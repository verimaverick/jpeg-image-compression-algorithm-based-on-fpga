==> flow/design.v <==
module RGB_to_Y( 
Clock,
Reset_n,
In_Data,
En_In,
En_Out,
Out_Y
);
input Clock;
input Reset_n;
input En_In;
input [15:0] In_Data;
output En_Out;
output signed [7:0] Out_Y;
wire [4:0] R = In_Data[15:11];
wire [5:0] G = In_Data[10:5];
wire [4:0] B = In_Data[4:0];
reg En_Out;
reg En;
reg [16:0] R_Reg;
reg [17:0] G_Reg;
reg [14:0] B_Reg;
reg [17:0] Sum;
always @(posedge Clock or negedge Reset_n)
begin
    if (!Reset_n)
        begin
            R_Reg <= 17'b0;
            G_Reg <= 18'b0;
            B_Reg <= 15'b0;
            En <= 1'b0;
        end  
    else if(En_In)
        begin
            R_Reg <= (R<<11) + (R<<8) + (R<<7) + (R<<6)+ (R<<4) + (R<<2)+ (R<<1) + R;   
            G_Reg <= (G<<11) + (G<<8) + (G<<7) + G;                                     
            B_Reg <= (B<<9) + (B<<8) + (B<<7) + (B<<6);                                 
            En <= 1'b1;
        end  
    else
        begin
            R_Reg <= R_Reg;
            G_Reg <= G_Reg;
            B_Reg <= B_Reg;
            En <= 1'b0;
        end
end
always @(posedge Clock or negedge Reset_n)
begin
    if (!Reset_n)
        begin
            Sum <= 18'b0;
            En_Out <= 1'b0;
        end
    else if(En)
        begin
            Sum <= R_Reg + G_Reg + B_Reg;
			   En_Out <= 1'b1;
        end
    else if(!En)
            En_Out <= 1'b0;
    else
            En_Out <= En_Out;
end
assign Out_Y = (En_Out) ? ( {~Sum[17] , Sum[16:10]} ) : 8'b0;
endmodule 
Tool chain data of RGB_to_Y --
What the tools print for RGB_to_Y, step after step. Line numbers count from 1 in the design file above. Operators carry their Yosys type and port widths (W data, S select, Z words). Cell names lack the library's common part. Not given: --
Design: design top RGB_to_Y, clock port Clock, standard-cell library sky130hd, timing corner tt_025C_1v80

Word-level counts --
Counts by Yosys on the flattened word-level netlist (proc, flatten, opt, wreduce; memories kept). Register bits leave out memories and registers merged into their read ports (data or address); mux counts leave out enables and synchronous resets folded into registers. Print and check cells are left out. Cells with the same type and inputs are merged into one.
Word-level totals: register bits 70, bits in latches 0, bits in writable memories 0, ROM bits 0, clocked read ports x word width 0, memory cells 0, input bits 19, output and inout bits 9, word-level cells 25
Cells by class: $add $sub $neg 15, $mul 0, divide/modulo/power cells 0, order comparisons 0, equality and inequality tests 0, shift operators 0, mux-type cells 3, bitwise operators 1, reductions and logical operators 0
Operators by type and width (count):
- $add A17 B14 Y18 | 1
- $add A17 B18 Y18 | 1
- $add A18 B13 Y18 | 1
- $add A18 B15 Y18 | 1
- $add A18 B6 Y18 | 1
- $add A16 B13 Y17 | 1
- $add A17 B11 Y17 | 1
- $add A17 B12 Y17 | 1
- $add A17 B5 Y17 | 1
- $add A17 B6 Y17 | 1
- $add A17 B7 Y17 | 1
- $add A17 B9 Y17 | 1
- $add A14 B13 Y15 | 1
- $add A15 B11 Y15 | 1
- $add A15 B12 Y15 | 1
- $mux W8 | 1
- $mux W1 | 2
- $not A1 Y1 | 1

Logic depth --
Longest topological path by Yosys (ltp), each cell counted once; first at word level (registers and memories cut), then after technology mapping (sequential cells cut; the memories' decode and read muxes count).
Depth: depth after elaboration 7, ABC_AREA 0, mapped depth 13, depth with buffers taken out 13

Synthesis result --
Source: synth_stat.txt of the flow (Yosys; design flattened, memories mapped). It holds for the ABC_AREA given above (unset counts as 0); a run with the other value may have another netlist.
Cell types:
- dfrtp_1 | count 52, area in all 1.3E+03 um2
- ha_1 | count 67, area in all 838.304 um2
- fa_1 | count 29, area in all 580.557 um2
- mux2_2 | count 29, area in all 326.563 um2
- inv_1 | count 45, area in all 168.912 um2
- xnor2_1 | count 15, area in all 131.376 um2
- o21ai_0 | count 23, area in all 115.11 um2
- a21o_1 | count 14, area in all 105.101 um2
- a21oi_1 | count 20, area in all 100.096 um2
- nand2_1 | count 16, area in all 60.058 um2
- nor2_1 | count 16, area in all 60.058 um2
- o21a_1 | count 7, area in all 52.55 um2
- and2_1 | count 8, area in all 50.048 um2
- o211ai_1 | count 5, area in all 37.536 um2
- nand3_1 | count 7, area in all 35.034 um2
- xor2_1 | count 4, area in all 35.034 um2
- and3_1 | count 5, area in all 31.28 um2
- nand4_1 | count 5, area in all 31.28 um2
Not listed: further types 34, cells in them 63.
Synthesis totals: standard cells after synthesis 430, mapped area 4510.6 um2, area of sequential cells 1301.2 um2, flip-flops 52, buffers 11

Path before layout --
OpenSTA on the mapped netlist: ideal clock, no wires. The path of least setup slack (recovery checks aside). Input and output delay are each 20% of the period. Register names are those of the netlist, which keeps one name where synthesis merged equal registers.
Timing after synthesis: path type input to register, start input port In_Data[11], end register R_Reg[13], clock period 3.97 ns, input delay 0.794 ns, launch time at the first pin 0.794 ns, arrival 3.425 ns, data required time 3.875 ns, slack 0.450 ns, delay of the path 2.726 ns, driving pins on the path 12, buffers on the path 0, period reached after synthesis 3.52 ns
"delay of the path" is the arrival time less input delay plus setup time. "driving pins on the path": output pins that drive a net of the path, with the launching flip-flop's if there is one; two outputs of one cell count as two. "period reached after synthesis" = period - worst setup slack (recovery checks aside). The figure is calculated, with input and output delays left at 20% of the set period. Between the ends stands the longest chain of elaborated cells between them, by number of cells; it is not shown to be the way that was timed. Of several equally long chains one is given. A line is the first line of the expression or statement that the cell stems from. Yosys adds cells for indexed reads and writes and turns some case tables into memories. A register here has more assigning lines than the two given.
On the way, after synthesis: path through inv_1 fa_1 inv_1 fa_1 inv_1 fa_1 nor2b_1 o31a_1 o21ai_1 a221oi_1 nor3_1 o31ai_1, length of the longest elaborated chain 7, elaborated cells on any way between the ends 7, source lines of those cells 1, classes of those cells add/sub (7)
RTL lines, path after synthesis:
- start, declared | RTL line 12 | input [15:0] In_Data;
- $add A16 B13 Y17 | RTL line 35 | R_Reg <= (R<<11) + (R<<8) + (R<<7) + (R<<6)+ (R<<4) + (R<<2)+ (R<<1) + R;
- $add A17 B12 Y17 | RTL line 35
- $add A17 B11 Y17 | RTL line 35
- $add A17 B9 Y17 | RTL line 35
- $add A17 B7 Y17 | RTL line 35
- $add A17 B6 Y17 | RTL line 35
- $add A17 B5 Y17 | RTL line 35
- end, assigned | RTL line 35
- end, assigned | RTL line 42 | R_Reg <= R_Reg;
- end, declared | RTL line 20 | reg [16:0] R_Reg;

Worst path after layout --
From the final timing report of flow run A: the path of least setup slack in the routed layout; clock arrival at registers is part of the times.
Timing after layout: path type input to register, start input port In_Data[13], end register R_Reg[16], clock period 3.02 ns, input delay 0.60 ns, launch time at the first pin 0.60 ns, arrival 3.30 ns, data required time 3.20 ns, slack -0.10 ns, driving pins on the path 13, buffers on the path 2
Between the ends stands the longest chain of elaborated cells between them, by number of cells; it is not shown to be the way that was timed. Of several equally long chains one is given. A register here has more assigning lines than the two given.
On the way, after layout: path through buf_8 buf_6 fa_1 inv_1 fa_1 inv_2 ha_4 o21a_1 o21a_1 o21a_1 o2111ai_4 a2111oi_4 a211o_1, length of the longest elaborated chain 7, elaborated cells on any way between the ends 7, source lines of those cells 1, classes of those cells add/sub (7)
RTL lines, path after layout:
- start, declared | RTL line 12 | input [15:0] In_Data;
- $add A16 B13 Y17 | RTL line 35 | R_Reg <= (R<<11) + (R<<8) + (R<<7) + (R<<6)+ (R<<4) + (R<<2)+ (R<<1) + R;
- $add A17 B12 Y17 | RTL line 35
- $add A17 B11 Y17 | RTL line 35
- $add A17 B9 Y17 | RTL line 35
- $add A17 B7 Y17 | RTL line 35
- $add A17 B6 Y17 | RTL line 35
- $add A17 B5 Y17 | RTL line 35
- end, assigned | RTL line 35
- end, assigned | RTL line 42 | R_Reg <= R_Reg;
- end, declared | RTL line 20 | reg [16:0] R_Reg;

Data sheet: physical implementation of RGB_to_Y

Record of 2 stored runs of the RTL-to-layout flow on RGB_to_Y, platform sky130hd. The runs are unordered. Constraints: input delay and output delay 20% of the set period each, output load 0.01 pF.
"clock period reached" means the clock period less the worst setup slack. The figure is calculated, with input and output delays left at 20% of the set period.
"time of the worst setup path" means the part of the period allowed to the worst setup path (the constraints hold back 20% at inputs and 20% at outputs) less its slack; where the path has registers, the arrival times of their clocks count too.
By "total design power" is meant OpenSTA's value without simulated activity: inputs other than the clock are taken to toggle once in ten clock periods, and the tool carries that through the logic.

* Flow run A | settings: period_ns 3.02; CORE_UTILIZATION 49; CORE_ASPECT_RATIO 1.85; SLEW_MARGIN 10; MAX_ROUTING_LAYER met5; CAP_MARGIN 20; CORE_MARGIN 2 | results: total design power 4695 uW; smallest setup slack -0.098 ns; setup total negative slack -0.383 ns; netlist area reported by Yosys 4510.6 um2; die area 10025.3 um2; utilization 66.3%; area of the standard cells in the finished layout 5929.4 um2; clock period reached 3.118 ns; time of the worst setup path 2.51 ns; worst setup path type input to register
* Flow run B | settings: period_ns 3.63; CORE_UTILIZATION 34; SETUP_SLACK_MARGIN -0.3; PLACE_DENSITY_LB_ADDON 0.05; HOLD_SLACK_MARGIN 0.06; CELL_PAD_IN_SITES_GLOBAL_PLACEMENT 1; TNS_END_PERCENT 20; ABC_AREA 0; CTS_CLUSTER_SIZE 87; CTS_CLUSTER_DIAMETER 238; CAP_MARGIN 30; SLEW_MARGIN 40; MAX_ROUTING_LAYER met5; CORE_MARGIN 2 | results: total design power 3730 uW; smallest setup slack -0.132 ns; setup total negative slack -0.588 ns; netlist area reported by Yosys 4510.6 um2; die area 14203.9 um2; utilization 42.3%; area of the standard cells in the finished layout 5539.1 um2; clock period reached 3.762 ns; time of the worst setup path 3.04 ns; worst setup path type input to register
